==> flow/design.v <==
module display_module (
    input wire clk,
    input wire reset,
    input wire [4:0] current_amount,
    input wire [2:0] current_state,
    input wire [1:0] product_out,
    input wire [4:0] change_out,
    output reg [7:0] amount_display,     
    output reg [7:0] status_display,     
    output reg [3:0] led_indicators      
);
    parameter IDLE = 3'b000;
    parameter MONEY_DEPOSIT = 3'b001;
    parameter PRODUCT_SELECT = 3'b010;
    parameter DISPENSE_PRODUCT = 3'b011;
    parameter RETURN_CHANGE = 3'b100;
    parameter [7:0] DIGIT_0 = 8'b11111100;  
    parameter [7:0] DIGIT_1 = 8'b01100000;  
    parameter [7:0] DIGIT_2 = 8'b11011010;  
    parameter [7:0] DIGIT_3 = 8'b11110010;  
    parameter [7:0] DIGIT_4 = 8'b01100110;  
    parameter [7:0] DIGIT_5 = 8'b10110110;  
    parameter [7:0] DIGIT_6 = 8'b10111110;  
    parameter [7:0] DIGIT_7 = 8'b11100000;  
    parameter [7:0] DIGIT_8 = 8'b11111110;  
    parameter [7:0] DIGIT_9 = 8'b11110110;  
    function [7:0] bcd_to_7seg;
        input [3:0] bcd;
        begin
            case (bcd)
                4'd0: bcd_to_7seg = DIGIT_0;
                4'd1: bcd_to_7seg = DIGIT_1;
                4'd2: bcd_to_7seg = DIGIT_2;
                4'd3: bcd_to_7seg = DIGIT_3;
                4'd4: bcd_to_7seg = DIGIT_4;
                4'd5: bcd_to_7seg = DIGIT_5;
                4'd6: bcd_to_7seg = DIGIT_6;
                4'd7: bcd_to_7seg = DIGIT_7;
                4'd8: bcd_to_7seg = DIGIT_8;
                4'd9: bcd_to_7seg = DIGIT_9;
                default: bcd_to_7seg = 8'h00;
            endcase
        end
    endfunction
    always @(posedge clk or posedge reset) begin
        if (reset) begin
            amount_display <= DIGIT_0;
            status_display <= DIGIT_0;
            led_indicators <= 4'b0000;
        end
        else begin
            amount_display <= bcd_to_7seg(current_amount[3:0]);
            case (current_state)
                IDLE: begin
                    status_display <= DIGIT_0;
                    led_indicators <= 4'b0001;
                end
                MONEY_DEPOSIT: begin
                    status_display <= DIGIT_1;
                    led_indicators <= 4'b0010;
                end
                PRODUCT_SELECT: begin
                    status_display <= DIGIT_2;
                    led_indicators <= 4'b0100;
                end
                DISPENSE_PRODUCT: begin
                    status_display <= DIGIT_3;
                    led_indicators <= 4'b1000;
                end
                RETURN_CHANGE: begin
                    status_display <= DIGIT_4;
                    led_indicators <= 4'b1100;
                end
                default: begin
                    status_display <= DIGIT_0;
                    led_indicators <= 4'b0000;
                end
            endcase
        end
    end
endmodule
# Tool chain data of display_module
# Tool output for the design above, in the order of the flow.
# Lines are those of the file above, counted from 1.
# Operators carry their Yosys type and port widths (W data, S select, Z words).
# Cell names lack the library's common part.
# Not given: n/a
dict set report inputs {
  top {display_module}
  clock_port {clk}
  cell_library {sky130hd}
  lib_corner {tt_025C_1v80}
}

# Word-level counts
# Yosys after proc, flatten, opt, wreduce and memory -nomap, before mapping. Enables and synchronous resets that opt folds into registers are not counted as muxes. Memory bits, and registers merged into a memory's read port (data or address), are not among the register bits. Print and check cells are not counted. Equal cells are merged and count once.
# Memory sizes are those after Yosys's memory passes, which may raise the word count (mostly to a power of two), join words into wider ones and drop unused or constant bits.
dict set report op_classes {
  eq_ne 4
  muxes 2
  n_reduce_logical 1
}
# cell count
set ops {}
lappend ops {{$pmux W8 S4} 1}
lappend ops {{$pmux W4 S5} 1}
lappend ops {{$eq A3 B2 Y1 const B} 2}
lappend ops {{$eq A3 B1 Y1 const B} 1}
lappend ops {{$eq A3 B3 Y1 const B} 1}
lappend ops {{$logic_not A3 Y1} 1}
dict set report bits {
  ff_bits 20
  mem_bits_ro 112
  clocked_rd_ports_x_width 7
  n_memories 1
  in_bits 17
  output_inout_bits 20
  elab_cells 11
}
# name words word_bits rd wr line_no
set mem_list {}
lappend mem_list {{(no name shown)} 16 7 1 0 30} ;# case (bcd)

# Depth
# Depth = most cells in a row (Yosys ltp): at word level without a register or memory, in the mapped netlist without a sequential cell, where the memories' decode and read muxes count.
dict set report logic_depth {
  word_depth 2
  ABC_AREA 1
  ltp_mapped 7
  mapped_depth_nobuf 7
}

# Synthesis result
# Yosys stat after the flow's synthesis: flattened, memories mapped to cells. It holds for the ABC_AREA given above (unset counts as 0); a run with the other value may have another netlist.
# Totals and module areas in this step are rounded.
dict set report mapped {
  cell_count 79
  synth_area_um2 743
  seqArea_um2 413
  flip_flops 16
  buf_cells 4
}
# cell count area_total_um2
set types {}
lappend types {dfstp_2 10 262.752}
lappend types {dfrtp_1 6 150.144}
lappend types {nand2_1 28 105.101}
lappend types {ha_1 6 75.072}
lappend types {buf_4 4 30.029}
lappend types {nand2_2 4 25.024}
lappend types {inv_1 6 22.522}
lappend types {inv_2 6 22.522}
lappend types {nand3_2 2 20.019}
lappend types {nand3_1 2 10.01}
lappend types {conb_1 2 7.507}
lappend types {nor2_1 2 7.507}
lappend types {o21ai_1 1 5.005}

# Path before layout
# OpenSTA on the mapped netlist: ideal clock, no wires. The path of least setup slack (recovery checks aside). Input and output delay are each 20% of the period. Register names are those of the netlist, which keeps one name where synthesis merged equal registers.
dict set report synth_timing {
  path_type {register to output}
  startpoint {register (no name shown)}
  endpoint {output port status_display[7]}
  clock_period_ns 1.09
  output_delay_ns 0.218
  launch_ns 0.000
  arrival_time_ns 0.649
  required_time_ns 0.872
  setup_slack_ns 0.223
  delay_ns 0.649
  path_stages 2
  n_path_buf 1
  period_less_setup_slack_ns 0.867
}
# "delay_ns" is the arrival time less input delay plus setup time.
# At an output port there is no setup time.
# "path_stages" counts driving pins, that of a launching flip-flop among them; a cell with two outputs on the path counts twice.
# "period_less_setup_slack_ns" is the clock period less the worst setup slack; recovery checks do not enter. This is arithmetic on one report: input and output delays are still those of the set period (20% each).
dict set report synth_via {
  path_cell_list {dfstp_2 -> buf_4}
}
# item line_no
set synth_rtl {}
lappend synth_rtl {{end, declared} 9} ;# output reg [7:0] status_display,
# No chain of elaborated cells between the ends is given.

# Path in the finished layout
# Path of least setup slack in the final report of stored run 2 (OpenROAD, finished layout, wires in). Where an end is a register, its clock arrival counts in the times.
dict set report layout_timing {
  path_type {register to output}
  startpoint {register status_display[4]}
  endpoint {output port status_display[4]}
  clock_period_ns 0.719
  output_delay_ns 0.14
  launch_ns 0.27
  arrival_time_ns 0.91
  required_time_ns 0.58
  setup_slack_ns -0.34
  path_stages 2
  n_path_buf 1
}
# At most two assigning lines are given for a register; there are more.
dict set report layout_via {
  path_cell_list {dfstp_2 -> buf_2}
  elab_chain_cells 0
  cells_between 0
  cone_lines 0
}
# item line_no
set layout_rtl {}
lappend layout_rtl {{start, declared} 9} ;# output reg [7:0] status_display,
lappend layout_rtl {{start, assigned} 48} ;# status_display <= DIGIT_0;
lappend layout_rtl {{start, assigned} 55} ;# status_display <= DIGIT_0;
lappend layout_rtl {{end, declared} 9}

# Flow measurements of display_module on sky130hd: 2 stored runs with different settings, listed in no order. Input and output delays are each 20% of the period that was set; the output load is 0.01 pF.
# "clock_period_reached_ns" means the clock period less the worst setup slack. The figure is calculated, with input and output delays left at 20% of the set period.
# "worst_setup_path_time_ns": the worst setup path's part of the clock period (all of it between registers, 20% less for each end at a port) less its slack. A launch clock that arrives late makes it longer, a capture clock that arrives late makes it shorter.
# "final_power_w" rests on the timing tool's default activity at the inputs, not on a simulated workload.
# The results are shown rounded.
run="stored run 1" settings period_ns=0.697 CORE_UTILIZATION=49 SETUP_SLACK_MARGIN=0.1 PLACE_DENSITY_LB_ADDON=0.17 CORE_MARGIN=2 CELL_PAD_IN_SITES_GLOBAL_PLACEMENT=3 ABC_AREA=0 CAP_MARGIN=30 SLEW_MARGIN=30
run="stored run 1" outcome="no final report: placement broke off with FLW-0024"
run="stored run 2" settings period_ns=0.719 CORE_UTILIZATION=28 SETUP_SLACK_MARGIN=-0.06 PLACE_DENSITY_LB_ADDON=0.26 CORE_ASPECT_RATIO=1.08 CELL_PAD_IN_SITES_GLOBAL_PLACEMENT=0 ABC_AREA=1 CTS_CLUSTER_SIZE=66 SLEW_MARGIN=0 CAP_MARGIN=20 CORE_MARGIN=2
run="stored run 2" results finalUtil_pct=42.1 ys_area_um2=743 final_power_w=0.00183 setup_ws_ns=-0.339 worst_setup_path_time_ns=0.91 critical_path_kind="register to output" fin_hold_ws_ns=0.148 final_die_area_um2=3080 clock_period_reached_ns=1.058 final_stdcell_area_um2=1070 timing.setup.tns_ns=-4.64
