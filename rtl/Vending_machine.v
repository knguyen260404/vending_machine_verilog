==> flow/design.v <==
module change_calculator (
    input wire clk,
    input wire reset,
    input wire [4:0] current_amount,
    input wire [4:0] product_price,
    input wire calculate,
    output reg [4:0] change_amount,
    output reg valid_transaction
);
    always @(posedge clk) begin
        if (reset) begin
            change_amount <= 5'd0;
            valid_transaction <= 1'b0;
        end
        else if (calculate) begin
            if (product_price > 5'd0 && current_amount >= product_price) begin
                change_amount <= current_amount - product_price;
                valid_transaction <= 1'b1;
            end
            else begin
                change_amount <= current_amount;
                valid_transaction <= 1'b0;
            end
        end
    end
endmodule
module money_counter (
    input wire clk,
    input wire reset,
    input wire [1:0] coin_in,     
    output reg [4:0] total_amount
);
    parameter COIN_1 = 5'd1;
    parameter COIN_5 = 5'd5;
    parameter COIN_10 = 5'd10;
    reg [1:0] coin_in_prev;
    wire coin_inserted = (coin_in != 2'b00) && (coin_in_prev == 2'b00);
    always @(posedge clk) begin
        if (reset) begin
            total_amount <= 5'd0;
            coin_in_prev <= 2'b00;
        end
        else begin
            coin_in_prev <= coin_in;
            if (coin_inserted) begin
                case (coin_in)
                    2'b01: begin
                        if (total_amount <= 5'd30)
                            total_amount <= total_amount + COIN_1;
                    end
                    2'b10: begin
                        if (total_amount <= 5'd26)
                            total_amount <= total_amount + COIN_5;
                    end
                    2'b11: begin
                        if (total_amount <= 5'd21)
                            total_amount <= total_amount + COIN_10;
                    end
                endcase
            end
        end
    end
endmodule
module product_selection (
    input wire clk,
    input wire reset,
    input wire [1:0] product_sel,   
    output reg [4:0] selected_price
);
    parameter PRODUCT_A_PRICE = 5'd15;
    parameter PRODUCT_B_PRICE = 5'd20;
    parameter PRODUCT_C_PRICE = 5'd25;
    always @(posedge clk or posedge reset) begin
        if (reset) begin
            selected_price <= 5'd0;
        end
        else begin
            case (product_sel)
                2'b01: selected_price <= PRODUCT_A_PRICE;
                2'b10: selected_price <= PRODUCT_B_PRICE;
                2'b11: selected_price <= PRODUCT_C_PRICE;
                default: selected_price <= selected_price;  
            endcase
        end
    end
endmodule
module fsm_controller (
    input wire clk,                     
    input wire reset,                   
    input wire [1:0] coin_in,           
    input wire [1:0] product_sel,       
    input wire cancel,                  
    input wire [4:0] current_amount,    
    input wire [4:0] selected_price,    
    input wire valid_transaction,       
    output reg [2:0] current_state,     
    output reg dispense_command,        
    output reg calculate_change,        
    output reg reset_money,             
    output reg [1:0] product_out        
);
    parameter IDLE = 3'b000;            
    parameter MONEY_DEPOSIT = 3'b001;   
    parameter PRODUCT_SELECT = 3'b010;   
    parameter DISPENSE_PRODUCT = 3'b011;  
    parameter RETURN_CHANGE = 3'b100;    
    reg [1:0] selected_product;
    reg money_reset_done;
    reg transaction_cancelled;  
    reg [4:0] timeout_counter;
    wire timeout = 1'b0;  
    reg [2:0] next_state;
    always @(posedge clk or posedge reset) begin
        if (reset) begin
            current_state <= IDLE;
            selected_product <= 2'b00;
            money_reset_done <= 1'b0;
            transaction_cancelled <= 1'b0;
        end
        else begin
            current_state <= next_state;
            if (current_state == PRODUCT_SELECT && product_sel != 2'b00 && current_amount >= selected_price && !transaction_cancelled) begin
                selected_product <= product_sel;
            end
            else if (current_state == IDLE) begin
                selected_product <= 2'b00;
                transaction_cancelled <= 1'b0;  
            end
            if (cancel) begin
                transaction_cancelled <= 1'b1;
                selected_product <= 2'b00;  
            end
            if (current_state == IDLE && !money_reset_done) begin
                money_reset_done <= 1'b1;
            end
            else if (current_state != IDLE) begin
                money_reset_done <= 1'b0;
            end
        end
    end
    always @(*) begin
        case (current_state)
            IDLE: begin
                if (coin_in != 2'b00)
                    next_state = MONEY_DEPOSIT;
                else
                    next_state = IDLE;
            end
            MONEY_DEPOSIT: begin
                if (cancel || timeout)
                    next_state = RETURN_CHANGE;
                else if (product_sel != 2'b00)
                    next_state = PRODUCT_SELECT;
                else
                    next_state = MONEY_DEPOSIT;
            end
            PRODUCT_SELECT: begin
                if (cancel || timeout)
                    next_state = RETURN_CHANGE;
                else if (current_amount >= selected_price && product_sel != 2'b00)
                    next_state = DISPENSE_PRODUCT;
                else if (coin_in != 2'b00)
                    next_state = MONEY_DEPOSIT;
                else
                    next_state = PRODUCT_SELECT;
            end
            DISPENSE_PRODUCT: begin
                next_state = RETURN_CHANGE;
            end
            RETURN_CHANGE: begin
                next_state = IDLE;
            end
            default: next_state = IDLE;
        endcase
    end
    always @(*) begin
        dispense_command = 1'b0;
        calculate_change = 1'b0;
        reset_money = 1'b0;
        product_out = 2'b00;
        case (current_state)
            IDLE: begin
                reset_money = !money_reset_done;
                product_out = 2'b00;
            end
            PRODUCT_SELECT: begin
                if (current_amount >= selected_price && product_sel != 2'b00 && !transaction_cancelled)
                    product_out = product_sel;
            end
            DISPENSE_PRODUCT: begin
                dispense_command = 1'b1;
                product_out = selected_product;
            end
            RETURN_CHANGE: begin
                calculate_change = 1'b1;
                if (!transaction_cancelled)
                    product_out = selected_product;
                else
                    product_out = 2'b00;
            end
            default: begin
            end
        endcase
    end
endmodule
module Change_calculator (
    input wire clk,
    input wire reset,
    input wire [4:0] current_amount,
    input wire [4:0] product_price,
    input wire calculate,
    output reg [4:0] change_amount,
    output reg valid_transaction
);
    always @(posedge clk) begin
        if (reset) begin
            change_amount <= 5'd0;
            valid_transaction <= 1'b0;
        end
        else if (calculate) begin
            if (product_price > 5'd0 && current_amount >= product_price) begin
                change_amount <= current_amount - product_price;
                valid_transaction <= 1'b1;
            end
            else begin
                change_amount <= current_amount;
                valid_transaction <= 1'b0;
            end
        end
    end
endmodule
module Vending_machine(
    input wire clk,                     
    input wire reset,                   
    input wire [1:0] coin_in,           
    input wire [1:0] product_sel,       
    input wire cancel,                  
    output wire [4:0] current_amount_display,  
    output wire [1:0] product_out,      
    output wire [4:0] change_out,       
    output wire [2:0] state_out         
);
    wire [4:0] current_amount;          
    wire [4:0] selected_price;          
    wire dispense_command;              
    wire calculate_change;              
    wire reset_money;                   
    wire valid_transaction;             
    money_counter money_counter_inst (
        .clk(clk),                        
        .reset(reset | reset_money),       
        .coin_in(coin_in),                
        .total_amount(current_amount)     
    );
    product_selection product_selection_inst (
        .clk(clk),                        
        .reset(reset),                    
        .product_sel(product_sel),        
        .selected_price(selected_price)   
    );
    fsm_controller fsm_controller_inst (
        .clk(clk),                        
        .reset(reset),                    
        .coin_in(coin_in),                
        .product_sel(product_sel),        
        .cancel(cancel),                  
        .current_amount(current_amount),  
        .selected_price(selected_price),  
        .valid_transaction(valid_transaction), 
        .current_state(state_out),        
        .dispense_command(dispense_command), 
        .calculate_change(calculate_change), 
        .reset_money(reset_money),        
        .product_out(product_out)         
    );
    change_calculator change_calculator_inst (
        .clk(clk),                        
        .reset(reset),                    
        .current_amount(current_amount),  
        .product_price(selected_price),   
        .calculate(calculate_change),     
        .change_amount(change_out),       
        .valid_transaction(valid_transaction) 
    );
    assign current_amount_display = current_amount;
endmodule
From RTL to reports: Vending_machine
What the tools print for Vending_machine, step after step.
Line numbers count from 1 in the design file above.
Operators carry their Yosys type and port widths (W data, S select, Z words).
Cell names lack the library's common part.
{"block": "design", "top": "Vending_machine", "clock": "clk", "library": "sky130hd", "corner": "tt_025C_1v80"}

Word level
Counts by Yosys on the flattened word-level netlist (proc, flatten, opt, wreduce; memories kept). Register bits leave out memories and registers merged into their read ports (data or address). Print and check cells are left out. Cells with the same type and inputs are merged into one.
{"block": "word_totals", "wordCells": 80, "latch_bits": 0, "n_memories": 0, "clocked_rd_ports_x_width": 0, "in_bits": 7, "output_inout_bits": 15, "ff_bits": 24, "mem_bits_ro": 0, "ram_bits": 0}
{"block": "op_classes", "bitwise": 1, "shifts": 0, "compare": 5, "mux": 26, "n_eq": 14, "n_addsub": 4, "n_div": 0, "n_mul": 0, "reduce_and_logical": 22}
{"block": "op_table", "op": "$pmux W5 S3", "n": 2}
{"block": "op_table", "op": "$mux W5", "n": 4}
{"block": "op_table", "op": "$le A5 B5 Y1 const B", "n": 3}
{"block": "op_table", "op": "$mux W2", "n": 7}
{"block": "op_table", "op": "$reduce_bool A3 Y1", "n": 4}
{"block": "op_table", "op": "$pmux W3 S4", "n": 1}
{"block": "op_table", "op": "$mux W3", "n": 3}
{"block": "op_table", "op": "$logic_and A1 B1 Y1", "n": 8}
{"block": "op_table", "op": "$eq A2 B2 Y1 const B", "n": 4}
{"block": "op_table", "op": "$reduce_bool A2 Y1", "n": 4}
{"block": "op_table", "op": "$mux W1", "n": 8}
{"block": "op_table", "op": "$ne A2 B1 Y1 const B", "n": 3}
{"block": "op_table", "op": "$eq A3 B2 Y1 const B", "n": 2}
{"block": "op_table", "op": "$pmux W2 S3", "n": 1}
{"block": "op_table", "op": "$add A5 B1 Y5 const B", "n": 1}
{"block": "op_table", "op": "$gt A5 B1 Y1 const B", "n": 1}
{"block": "op_table", "op": "$add A5 B3 Y5 const B", "n": 1}
{"block": "op_table", "op": "$add A5 B4 Y5 const B", "n": 1}
{"block": "op_table", "op": "$sub A5 B5 Y5", "n": 1}
{"block": "op_table", "op": "$ge A5 B5 Y1", "n": 1}
{"block": "op_table", "op": "$reduce_and A5 Y1", "n": 1}
{"block": "op_table", "op": "$eq A2 B1 Y1 const B", "n": 2}
{"block": "op_table", "op": "$eq A3 B1 Y1 const B", "n": 1}
{"block": "op_table", "op": "$eq A3 B3 Y1 const B", "n": 1}
{"block": "op_table", "op": "$logic_not A3 Y1", "n": 1}
{"block": "op_table", "op": "$logic_not A1 Y1", "n": 2}
{"block": "op_table", "op": "$ne A2 B2 Y1 const B", "n": 1}
{"block": "op_table", "op": "$logic_not A2 Y1", "n": 1}
Not listed: further kinds 2, cells in them 2.

Depth
Depth = most cells in a row (Yosys ltp): at word level without a register or memory, in the mapped netlist without a sequential cell, where the memories' decode and read muxes count.
{"block": "depth", "ltp_word": 6, "abc_area": 0, "mapped_depth": 8, "mapped_depth_nobuf": 8}

Synthesis result
The flow's flattened synthesis, as Yosys stat reports it; memories are mapped. The netlist is that of the ABC_AREA named above (0 if unset); the other value can give another one.
{"block": "types", "type": "dfrtp_1", "n": 11, "area_total_um2": 275.264}
{"block": "types", "type": "dfxtp_1", "n": 12, "area_total_um2": 240.23}
{"block": "types", "type": "ha_1", "n": 12, "area_total_um2": 150.144}
{"block": "types", "type": "a21oi_1", "n": 13, "area_total_um2": 65.062}
{"block": "types", "type": "nand2_1", "n": 16, "area_total_um2": 60.058}
{"block": "types", "type": "nor2_1", "n": 15, "area_total_um2": 56.304}
{"block": "types", "type": "inv_1", "n": 12, "area_total_um2": 45.043}
{"block": "types", "type": "o21ai_0", "n": 9, "area_total_um2": 45.043}
{"block": "types", "type": "nand3b_1", "n": 5, "area_total_um2": 37.536}
{"block": "types", "type": "a211o_1", "n": 4, "area_total_um2": 35.034}
{"block": "types", "type": "a22o_1", "n": 3, "area_total_um2": 26.275}
{"block": "types", "type": "xnor2_1", "n": 3, "area_total_um2": 26.275}
{"block": "types", "type": "nand2b_1", "n": 4, "area_total_um2": 25.024}
{"block": "types", "type": "a21o_1", "n": 3, "area_total_um2": 22.522}
{"block": "types", "type": "o211ai_1", "n": 3, "area_total_um2": 22.522}
{"block": "types", "type": "fa_1", "n": 1, "area_total_um2": 20.019}
{"block": "types", "type": "mux2i_1", "n": 2, "area_total_um2": 20.019}
{"block": "types", "type": "a31oi_1", "n": 3, "area_total_um2": 18.768}
Other cell types: 28; their cells: 37.
{"block": "synth_totals", "cell_count": 168, "n_buf": 4, "flip_flops": 23, "seq_area_um2": 515.5, "synth_area_um2": 1492.7}
By module: a second synthesis without flattening, with its own total; a netlist apart from the flattened one above.
{"block": "unflattened", "cells_unflattened": 205, "area_unflattened_um2": 1856.8}
Rows give one instance, submodules left out.
{"block": "modules", "mod": "money_counter", "cells": 70, "area_um2": 629.4, "instances": 1, "mod_seq_area_um2": 140.1}
{"block": "modules", "mod": "change_calculator", "cells": 59, "area_um2": 536.8, "instances": 1, "mod_seq_area_um2": 120.1}
{"block": "modules", "mod": "fsm_controller", "cells": 61, "area_um2": 535.5, "instances": 1, "mod_seq_area_um2": 175.2}
{"block": "modules", "mod": "(no name shown)", "cells": 14, "area_um2": 148.9, "instances": 1, "mod_seq_area_um2": 100.1}
{"block": "modules", "mod": "Vending_machine", "cells": 1, "area_um2": 6.3, "instances": 1, "mod_seq_area_um2": 0.0}

Path before layout
Source: OpenSTA report_checks on the synthesized netlist (no wires, ideal clock, input and output delay 20% of the period each), path of least setup slack; recovery checks are left aside. Register names are those of the netlist, which keeps one name where synthesis merged equal registers.
{"block": "synth_timing", "kind": "reg2out", "from": "register money_counter_inst.total_amount[0]", "to": "output (no name shown)", "path_delay_ns": 1.798, "n_path_buf": 0, "required_ns": 2.152, "output_delay_ns": 0.538, "stages": 8, "slack_ns": 0.354, "t_first_pin_ns": 0.000, "tclk_ns": 2.69, "arrival_time_ns": 1.798, "synth_period_reached_ns": 2.336}
"path_delay_ns" = arrival - input delay + setup time.
At an output port there is no setup time.
"stages": output pins that drive a net of the path, with the launching flip-flop's if there is one; two outputs of one cell count as two.
"synth_period_reached_ns" = period - worst setup slack (recovery checks aside). The figure is calculated, with input and output delays left at 20% of the set period.
The rows between start and end are the longest chain of elaborated cells between them; the timing report does not say that the signal goes this way. Where chains are equally long, one stands for them.
A line is the first line of the expression or statement that the cell stems from. Yosys adds cells for indexed reads and writes and turns some case tables into memories.
A register here has more assigning lines than the two given.
{"block": "synth_via", "path_cell_list": "dfxtp_1 inv_1 ha_1 nand3_1 nand2_1 o221ai_2 nor3_2 a22o_1", "elab_chain_len": 5, "cone_cells": 5, "classes_between": "compare (1); mux (2); reduce/logical (2)"}
{"block": "synth_rtl", "item": "start: declaration", "line_no": 31, "source": "output reg [4:0] total_amount"}
{"block": "synth_rtl", "item": "start: assignment", "line_no": 49, "source": "total_amount <= total_amount + COIN_1;"}
{"block": "synth_rtl", "item": "start: assignment", "line_no": 53, "source": "total_amount <= total_amount + COIN_5;"}
{"block": "synth_rtl", "item": "$ge A5 B5 Y1", "line_no": 187}
{"block": "synth_rtl", "item": "$logic_and A1 B1 Y1 x2", "line_no": 187}
{"block": "synth_rtl", "item": "$mux W2", "line_no": 187}
{"block": "synth_rtl", "item": "$pmux W2 S3", "line_no": 181, "source": "case (current_state)"}
{"block": "synth_rtl", "item": "end: declaration", "line_no": 239}

Timing after layout
Path of least setup slack in the final report of flow run 1 (OpenROAD, finished layout, wires in). Where an end is a register, its clock arrival counts in the times.
{"block": "layout_timing", "kind": "reg2out", "from": "register (no name shown)", "to": "output (no name shown)", "arrival_time_ns": 1.86, "output_delay_ns": 0.37, "n_path_buf": 1, "stages": 9, "tclk_ns": 1.85, "required_ns": 1.48, "t_first_pin_ns": 0.26, "slack_ns": -0.38}
The rows between start and end are the longest chain of elaborated cells between them; the timing report does not say that the signal goes this way. Where chains are equally long, one stands for them.
{"block": "layout_via", "path_cell_list": "dfrtp_1 inv_2 ha_4 o21a_1 or2_4 o221ai_4 nor3_4 a22o_1 buf_2", "elab_chain_len": 5, "cone_cells": 5, "classes_between": "compare (1); mux (2); reduce/logical (2)"}
{"block": "layout_rtl", "item": "start: declaration", "line_no": 68, "source": "output reg [4:0] selected_price"}
{"block": "layout_rtl", "item": "start: assignment", "line_no": 75, "source": "selected_price <= 5'd0;"}
{"block": "layout_rtl", "item": "start: assignment", "line_no": 82, "source": "default: selected_price <= selected_price;"}
{"block": "layout_rtl", "item": "$ge A5 B5 Y1", "line_no": 187}
{"block": "layout_rtl", "item": "$logic_and A1 B1 Y1 x2", "line_no": 187}
{"block": "layout_rtl", "item": "$mux W2", "line_no": 187}
{"block": "layout_rtl", "item": "$pmux W2 S3", "line_no": 181, "source": "case (current_state)"}
{"block": "layout_rtl", "item": "end: declaration", "line_no": 239}

Measured data: module Vending_machine, platform sky130hd, 2 stored runs of the flow under differing settings, order arbitrary. Input and output delays are each 20% of the period that was set; the output load is 0.01 pF.
"timing.achieved_period_ns" = clock period - worst setup slack. The figure is calculated, with input and output delays left at 20% of the set period.
"timing.worst_path_ns" = time allowed to the worst setup path (clock period - input delay - output delay, where it has them) - its slack; a late launch clock adds to it, a late capture clock takes from it.
"final_power_uw" rests on the timing tool's default activity at the inputs, not on a simulated workload.

Flow run 1
==> flow/run.sh <==
#!/bin/bash
# the make line also repeats the synthesis and layout settings of config.mk as NAME=value (left out here)
make -C /OpenROAD-flow-scripts/flow DESIGN_CONFIG=/design/flow/config.mk WORK_HOME=/design/flow/orfs CLKGATE_MAP_FILE= finish
==> flow/config.mk <==
export PLATFORM = sky130hd
export DESIGN_NAME = Vending_machine
export DESIGN_NICKNAME = Vending_machine
export VERILOG_FILES = /design/flow/design.v
export SDC_FILE = /design/flow/constraint.sdc
export NUM_CORES = 4
export LEC_CHECK = 0
export CAP_MARGIN = 20
export CORE_MARGIN = 6
export CORE_UTILIZATION = 22
export GPL_ROUTABILITY_DRIVEN = 1
export MAX_ROUTING_LAYER = met4
export SETUP_SLACK_MARGIN = 0.34
export SLEW_MARGIN = 20
==> flow/constraint.sdc <==
create_clock -name core_clock -period 1.85 [get_ports {clk}]
set_input_delay 0.3700 -clock core_clock [delete_from_list [all_inputs] [get_ports {clk}]]
set_output_delay 0.3700 -clock core_clock [all_outputs]
set_load 0.01 [all_outputs]

==> results of flow run 1, as JSON <==
{
  "timing.achieved_period_ns": 2.227,
  "utilization_pct": 38.9,
  "stdcell_area_um2": 2513.7,
  "tns_ns": -0.787,
  "final_power_uw": 2439,
  "timing.worst_path_ns": 1.86,
  "timing.worst_path_kind": "reg2out",
  "ws_setup_ns": -0.377,
  "synth_chip_area_um2": 1492.7,
  "die_footprint_um2": 8905.7
}

Flow run 2
==> flow/run.sh <==
#!/bin/bash
# the make line also repeats the synthesis and layout settings of config.mk as NAME=value (left out here)
make -C /OpenROAD-flow-scripts/flow DESIGN_CONFIG=/design/flow/config.mk WORK_HOME=/design/flow/orfs CLKGATE_MAP_FILE= finish
==> flow/config.mk <==
export PLATFORM = sky130hd
export DESIGN_NAME = Vending_machine
export DESIGN_NICKNAME = Vending_machine
export VERILOG_FILES = /design/flow/design.v
export SDC_FILE = /design/flow/constraint.sdc
export NUM_CORES = 4
export LEC_CHECK = 0
export CAP_MARGIN = 10
export CELL_PAD_IN_SITES_DETAIL_PLACEMENT = 2
export CORE_MARGIN = 2
export CORE_UTILIZATION = 26
export CTS_CLUSTER_DIAMETER = 101
export CTS_CLUSTER_SIZE = 47
export GPL_TIMING_DRIVEN = 0
export MAX_ROUTING_LAYER = met4
export MIN_ROUTING_LAYER = met2
export PLACE_DENSITY = 0.43
export SETUP_SLACK_MARGIN = -0.04
export SLEW_MARGIN = 20
==> flow/constraint.sdc <==
create_clock -name core_clock -period 3.4 [get_ports {clk}]
set_input_delay 0.6800 -clock core_clock [delete_from_list [all_inputs] [get_ports {clk}]]
set_output_delay 0.6800 -clock core_clock [all_outputs]
set_load 0.01 [all_outputs]

==> results of flow run 2, as JSON <==
{
  "timing.achieved_period_ns": 3.278,
  "utilization_pct": 33.2,
  "stdcell_area_um2": 1836.8,
  "tns_ns": 0.000,
  "final_power_uw": 1062,
  "timing.worst_path_ns": 2.60,
  "timing.worst_path_kind": "reg2out",
  "ws_setup_ns": 0.122,
  "synth_chip_area_um2": 1492.7,
  "die_footprint_um2": 6363.2
}
